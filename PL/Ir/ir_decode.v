==> flow/design.v <==
module ir_decode(
	clk,
	reset_n,
	iIR,
	dec_done,
	ir_data,
	ir_addr
);
    wire reset;
	assign reset=~reset_n;
	input clk;    
	input reset_n;   
	input iIR;       
	output dec_done;  
	output [15:0]ir_data;   
	output [15:0]ir_addr;   
	reg dec_done;  
	reg [3:0] state;        
	reg time_cnt_en;  
	reg [18:0]time_cnt;     
	reg T9ms_ok;
	reg T4_5ms_ok;
	reg T_56ms_ok;
	reg T1_69ms_ok;
	reg timeout;
	reg [5:0]data_cnt;	
	reg [31:0]data_tmp;
	assign ir_addr = data_tmp[15:0];
	assign ir_data = data_tmp[31:16];
	localparam 
		IDLE        = 4'b0001,
		LEADER_T9   = 4'b0010,
		LEADER_T4_5 = 4'b0100,
		DATE_GET    = 4'b1000;
	reg iIR_sync1;
	reg iIR_sync2;
	reg iIR_sync_reg1;
	reg iIR_sync_reg2;
	wire iIR_pedge;
	wire iIR_nedge;
	always@(posedge clk or posedge reset)
	if(reset)begin
		iIR_sync1 <= 1'b0;
		iIR_sync2 <= 1'b0;
	end
	else begin
		iIR_sync1 <= iIR;
		iIR_sync2 <= iIR_sync1;
	end
	always@(posedge clk or posedge reset)
	if(reset)begin
		iIR_sync_reg1 <= 1'b0;
		iIR_sync_reg2 <= 1'b0;
	end
	else begin
		iIR_sync_reg1 <= iIR_sync2;
		iIR_sync_reg2 <= iIR_sync_reg1;
	end
	assign iIR_pedge = !iIR_sync_reg2 && iIR_sync_reg1;
	assign iIR_nedge = iIR_sync_reg2  && !iIR_sync_reg1;
	always@(posedge clk or posedge reset)
	if(reset)	
		time_cnt <= 19'd0;
	else if(time_cnt_en == 1'b1)
		time_cnt <= time_cnt + 1'b1;
	else
		time_cnt <= 19'd0;
	always@(posedge clk or posedge reset)
	if(reset)
		T9ms_ok <= 1'b0;
	else if(time_cnt > 19'd325000 && time_cnt <19'd495000)
		T9ms_ok <= 1'b1;
	else
		T9ms_ok <= 1'b0;
	always@(posedge clk or posedge reset)
	if(reset)
		T4_5ms_ok <= 1'b0;
	else if(time_cnt > 19'd152500 && time_cnt <19'd277500)
		T4_5ms_ok <= 1'b1;
	else
		T4_5ms_ok <= 1'b0;
	always@(posedge clk or posedge reset)
	if(reset)
		T_56ms_ok <= 1'b0;
	else if(time_cnt > 19'd20000 && time_cnt <19'd35000)
		T_56ms_ok <= 1'b1;
	else
		T_56ms_ok <= 1'b0;
	always@(posedge clk or posedge reset)
	if(reset)
		T1_69ms_ok <= 1'b0;
	else if(time_cnt > 19'd75000 && time_cnt <19'd90000)
		T1_69ms_ok <= 1'b1;
	else
		T1_69ms_ok <= 1'b0;
	always@(posedge clk or posedge reset)
	if(reset)	
		timeout <= 1'b0;
	else if(time_cnt >= 19'd500000)
		timeout <= 1'b1;
	else 
		timeout <= 1'b0;
	always@(posedge clk or posedge reset)
	if(reset)begin
		state <= IDLE;
		time_cnt_en <= 1'b0;
	end
	else if(!timeout)begin
		case(state)
			IDLE:
				if(iIR_nedge)begin
					time_cnt_en <= 1'b1;
					state <= LEADER_T9;
				end
				else begin
					state <= IDLE;
					time_cnt_en <= 1'b0;
				end
			LEADER_T9:
				if(iIR_pedge)begin
					if(T9ms_ok)begin
						time_cnt_en <= 1'b0;
						state <= LEADER_T4_5;
					end
					else begin
						state <= IDLE;	
					end
				end
				else begin
					state <= LEADER_T9;
					time_cnt_en <= 1'b1;
				end
			LEADER_T4_5:
				if(iIR_nedge)begin
					if(T4_5ms_ok)begin
						time_cnt_en <= 1'b0;
						state <= DATE_GET;
					end
					else begin
						state <= IDLE;	
					end
				end
				else begin
					state <= LEADER_T4_5;
					time_cnt_en <= 1'b1;
				end
			DATE_GET:
				if(iIR_pedge && !T_56ms_ok)
					state <= IDLE;
				else if(iIR_nedge && (!T_56ms_ok && !T1_69ms_ok))
					state <= IDLE;			
				else if(dec_done)
					state <= IDLE;	
				else if(iIR_pedge && T_56ms_ok)begin
					time_cnt_en <= 1'b0;
				end
				else if(iIR_nedge && (T_56ms_ok || T1_69ms_ok))begin
					time_cnt_en <= 1'b0;				
				end
				else
					time_cnt_en <= 1'b1;
			default:;
		endcase
	end
	else begin
		time_cnt_en <= 1'b0;
		state <= IDLE;	
	end
	always@(posedge clk or posedge reset)
	if(reset)	
		dec_done <= 1'b0;
	else if(state == DATE_GET && iIR_pedge && (data_cnt == 6'd32))
		dec_done <= 1'b1;
	else 
		dec_done <= 1'b0;
	always@(posedge clk or posedge reset)
	if(reset)begin
		data_cnt <= 6'd0;
		data_tmp <= 32'd0;
	end
	else if(state == DATE_GET)begin
		if(iIR_pedge && (data_cnt == 6'd32))
			data_cnt <= 6'd0;
		else begin
			if(iIR_nedge)
				data_cnt <= data_cnt + 1'b1;
			if(iIR_nedge && T_56ms_ok)
				data_tmp[data_cnt] <= 1'b0;
			else if(iIR_nedge && T1_69ms_ok)
				data_tmp[data_cnt] <= 1'b1;			
		end	
	end
endmodule
# Tool chain data of ir_decode
# The steps from the RTL of ir_decode to its reports follow in flow order.
# Line numbers count from 1 in the design file above.
# Operators carry their Yosys type and port widths (W data, S select, Z words).
# Cell names lack the library's common part.
# The mark - stands for no value.
# design
design,ir_decode
clock_port,clk
cell_library,sky130hd
pvt_corner,tt_025C_1v80

# Word-level counts
# Source: Yosys, flattened and elaborated, memories not mapped. Widths are those after wreduce. Registers that Yosys merges into a memory's read port (data or address) are not register bits. Print and check cells do not count. Equal cells are merged and count once.
# classes
addsub,3
cmp,9
equal,11
shifts,2
mux,33
bitwise,5
reduce_logical,28
# op_table
operator,n
$shift A1 B7 Y32 const A,2
$or A32 B32 Y32,2
$mux W32,2
$lt A19 B19 Y1 const B,2
$and A32 B32 Y32,1
$not A32 Y32,1
$mux W4,6
$add A19 B1 Y19 const B,1
$gt A19 B15 Y1 const B,1
$lt A19 B16 Y1 const B,1
$gt A19 B17 Y1 const B,1
$lt A19 B17 Y1 const B,1
$gt A19 B18 Y1 const B,1
$ge A19 B19 Y1 const B,1
$gt A19 B19 Y1 const B,1
$mux W19,1
$mux W1,17
$logic_and A1 B1 Y1,16
$pmux W4 S4,1
$mux W6,2
$ne A3 B3 Y1 const B,3
$ne A4 B4 Y1 const B,2
$neg A6 Y7,1
$add A6 B1 Y6 const B,1
$eq A6 B6 Y1 const B,1
$reduce_and A6 Y1,1
$mux W3,2
$ne A5 B5 Y1 const B,1
# Other operator kinds: 13; their cells: 18.
# bits
reg_bits,72
input_bits,3
output_inout_bits,33

# Logic depth
# Yosys ltp: most cells in a row. Word level: on the elaborated netlist, between registers, memories and ports. Mapped: between sequential cells and ports; inverters and the memories' decode and read muxes count.
# depth
word_depth,10
abc_area,0
depth_mapped,7
ltp_nobuf,7

# Netlist
# Yosys stat after the flow's synthesis: flattened, memories mapped to cells. It holds for the ABC_AREA given above (unset counts as 0); a run with the other value may have another netlist.
# mapped
cell_count,407
mapped_area_um2,3947.5
seq_area_um2,1803.0
ffs,72
n_buf,30
# types
cell_type,n
dfrtp_1,71
mux2_2,23
nor3_1,23
nor2_1,30
a21oi_1,22
clkbuf_1,27
and2_1,15
nand3_1,18
ha_1,7
xnor2_1,9
nand2_1,19
o21ai_0,13
a41oi_1,7
nand2b_1,8
inv_1,12
mux2i_1,4
a21boi_0,5
nor2b_1,6
# Other cell types: 49; their cells: 88.

# Worst setup path after synthesis
# Path of least setup slack by OpenSTA after synthesis, without wires, with an ideal clock, recovery checks aside; 20% of the period is set as input and as output delay. Where synthesis merged equal registers, the netlist keeps one of their names.
# synth_timing
kind,reg-to-reg
startpoint,reg data_cnt[0]
endpoint,reg (name not given)
clock_period_ns,2.38
t_first_pin_ns,0.000
arrival_time_ns,2.255
t_required_ns,2.255
slack_ns,0.000
path_delay_ns,2.380
driving_pins,7
period_less_setup_slack_ns,2.38
# "path_delay_ns" is the arrival time less input delay plus setup time.
# "driving_pins" counts driving pins, that of a launching flip-flop among them; a cell with two outputs on the path counts twice.
# "period_less_setup_slack_ns" is the clock period less the worst setup slack; recovery checks do not enter. This is arithmetic on one report: input and output delays are still those of the set period (20% each).
# At most two assigning lines are given for a register; there are more.
# synth_via
cell_sequence,dfrtp_1 inv_1 ha_1 or4_1 buf_2 or4_4 mux2_4
# synth_lines
element,line_no,source
from (decl),26,reg [5:0]data_cnt;
from (assign),178,data_cnt <= 6'd0;
from (assign),186,data_cnt <= data_cnt + 1'b1;
# No chain of elaborated cells between the ends is given.

# Worst path after layout
# From the final timing report of flow run 1: the path of least setup slack in the routed layout; clock arrival at registers is part of the times.
# layout_timing
kind,reg-to-reg
startpoint,reg data_cnt[1]
endpoint,reg (name not given)
clock_period_ns,2.31
t_first_pin_ns,0.33
arrival_time_ns,2.49
t_required_ns,2.52
slack_ns,0.03
driving_pins,6
# At most two assigning lines are given for a register; there are more.
# layout_via
cell_sequence,dfrtp_2 inv_2 ha_2 or4_4 or4_4 mux2_4
# layout_lines
element,line_no,source
from (decl),26,reg [5:0]data_cnt;
from (assign),178,data_cnt <= 6'd0;
from (assign),186,data_cnt <= data_cnt + 1'b1;
# No chain of elaborated cells between the ends is given.

Subject: ir_decode on sky130hd, stored results

Hello all,

Record of 2 stored runs of the RTL-to-layout flow on ir_decode, platform sky130hd. The runs are unordered. Constraints: input delay and output delay 20% of the set period each, output load 0.01 pF.
By "achieved_clock_period_ns" is meant the clock period of the run minus its worst setup slack. This is arithmetic on one report: input and output delays are still those of the set period (20% each).
"timing.worst_path_ns" = time allowed to the worst setup path (clock period - input delay - output delay, where it has them) - its slack; a late launch clock adds to it, a late capture clock takes from it.
By "power_w" is meant OpenSTA's value without simulated activity: inputs other than the clock are taken to toggle once in ten clock periods, and the tool carries that through the logic.

Flow run 1, flow files:
==> flow/run.sh <==
#!/bin/bash
# the make line also repeats the synthesis and layout settings of config.mk as NAME=value (left out here)
make -C /OpenROAD-flow-scripts/flow DESIGN_CONFIG=/design/flow/config.mk WORK_HOME=/design/flow/orfs CLKGATE_MAP_FILE= finish
==> flow/config.mk <==
export PLATFORM = sky130hd
export DESIGN_NAME = ir_decode
export DESIGN_NICKNAME = ir_decode
export VERILOG_FILES = /design/flow/design.v
export SDC_FILE = /design/flow/constraint.sdc
export NUM_CORES = 4
export LEC_CHECK = 0
export CAP_MARGIN = 35
export CELL_PAD_IN_SITES_GLOBAL_PLACEMENT = 2
export CORE_ASPECT_RATIO = 1.56
export CORE_MARGIN = 2
export CORE_UTILIZATION = 28
export GPL_ROUTABILITY_DRIVEN = 1
export GPL_TIMING_DRIVEN = 0
export PLACE_DENSITY_LB_ADDON = 0.02
export SLEW_MARGIN = 20
==> flow/constraint.sdc <==
create_clock -name core_clock -period 2.31 [get_ports {clk}]
set_input_delay 0.4620 -clock core_clock [delete_from_list [all_inputs] [get_ports {clk}]]
set_output_delay 0.4620 -clock core_clock [all_outputs]
set_load 0.01 [all_outputs]

==> results of flow run 1, as CSV <==
result,value
synthArea_um2,3947.5
design_die_area_um2,15087.6
finalCellArea_um2,4939.7
setup_worst_slack_ns,0.032
setup_tns_ns,0.000
power_w,0.002762
achieved_clock_period_ns,2.278
timing.worst_path_ns,2.28
critical_path_type,"reg-to-reg"

Flow run 2, flow files:
==> flow/run.sh <==
#!/bin/bash
# the make line also repeats the synthesis and layout settings of config.mk as NAME=value (left out here)
make -C /OpenROAD-flow-scripts/flow DESIGN_CONFIG=/design/flow/config.mk WORK_HOME=/design/flow/orfs CLKGATE_MAP_FILE= finish
==> flow/config.mk <==
export PLATFORM = sky130hd
export DESIGN_NAME = ir_decode
export DESIGN_NICKNAME = ir_decode
export VERILOG_FILES = /design/flow/design.v
export SDC_FILE = /design/flow/constraint.sdc
export NUM_CORES = 4
export LEC_CHECK = 0
export CAP_MARGIN = 20
export CELL_PAD_IN_SITES_DETAIL_PLACEMENT = 1
export CORE_MARGIN = 2
export CORE_UTILIZATION = 30
export CTS_CLUSTER_SIZE = 32
export GPL_ROUTABILITY_DRIVEN = 0
export MAX_ROUTING_LAYER = met4
export MIN_ROUTING_LAYER = met2
export PLACE_DENSITY = 0.58
export SETUP_SLACK_MARGIN = 0.65
export SLEW_MARGIN = 20
==> flow/constraint.sdc <==
create_clock -name core_clock -period 2.85 [get_ports {clk}]
set_input_delay 0.5700 -clock core_clock [delete_from_list [all_inputs] [get_ports {clk}]]
set_output_delay 0.5700 -clock core_clock [all_outputs]
set_load 0.01 [all_outputs]

==> results of flow run 2, as CSV <==
result,value
synthArea_um2,3947.5
design_die_area_um2,14092.1
finalCellArea_um2,4889.7
setup_worst_slack_ns,0.656
setup_tns_ns,0.000
power_w,0.002197
achieved_clock_period_ns,2.194
timing.worst_path_ns,2.19
critical_path_type,"reg-to-reg"

Thanks
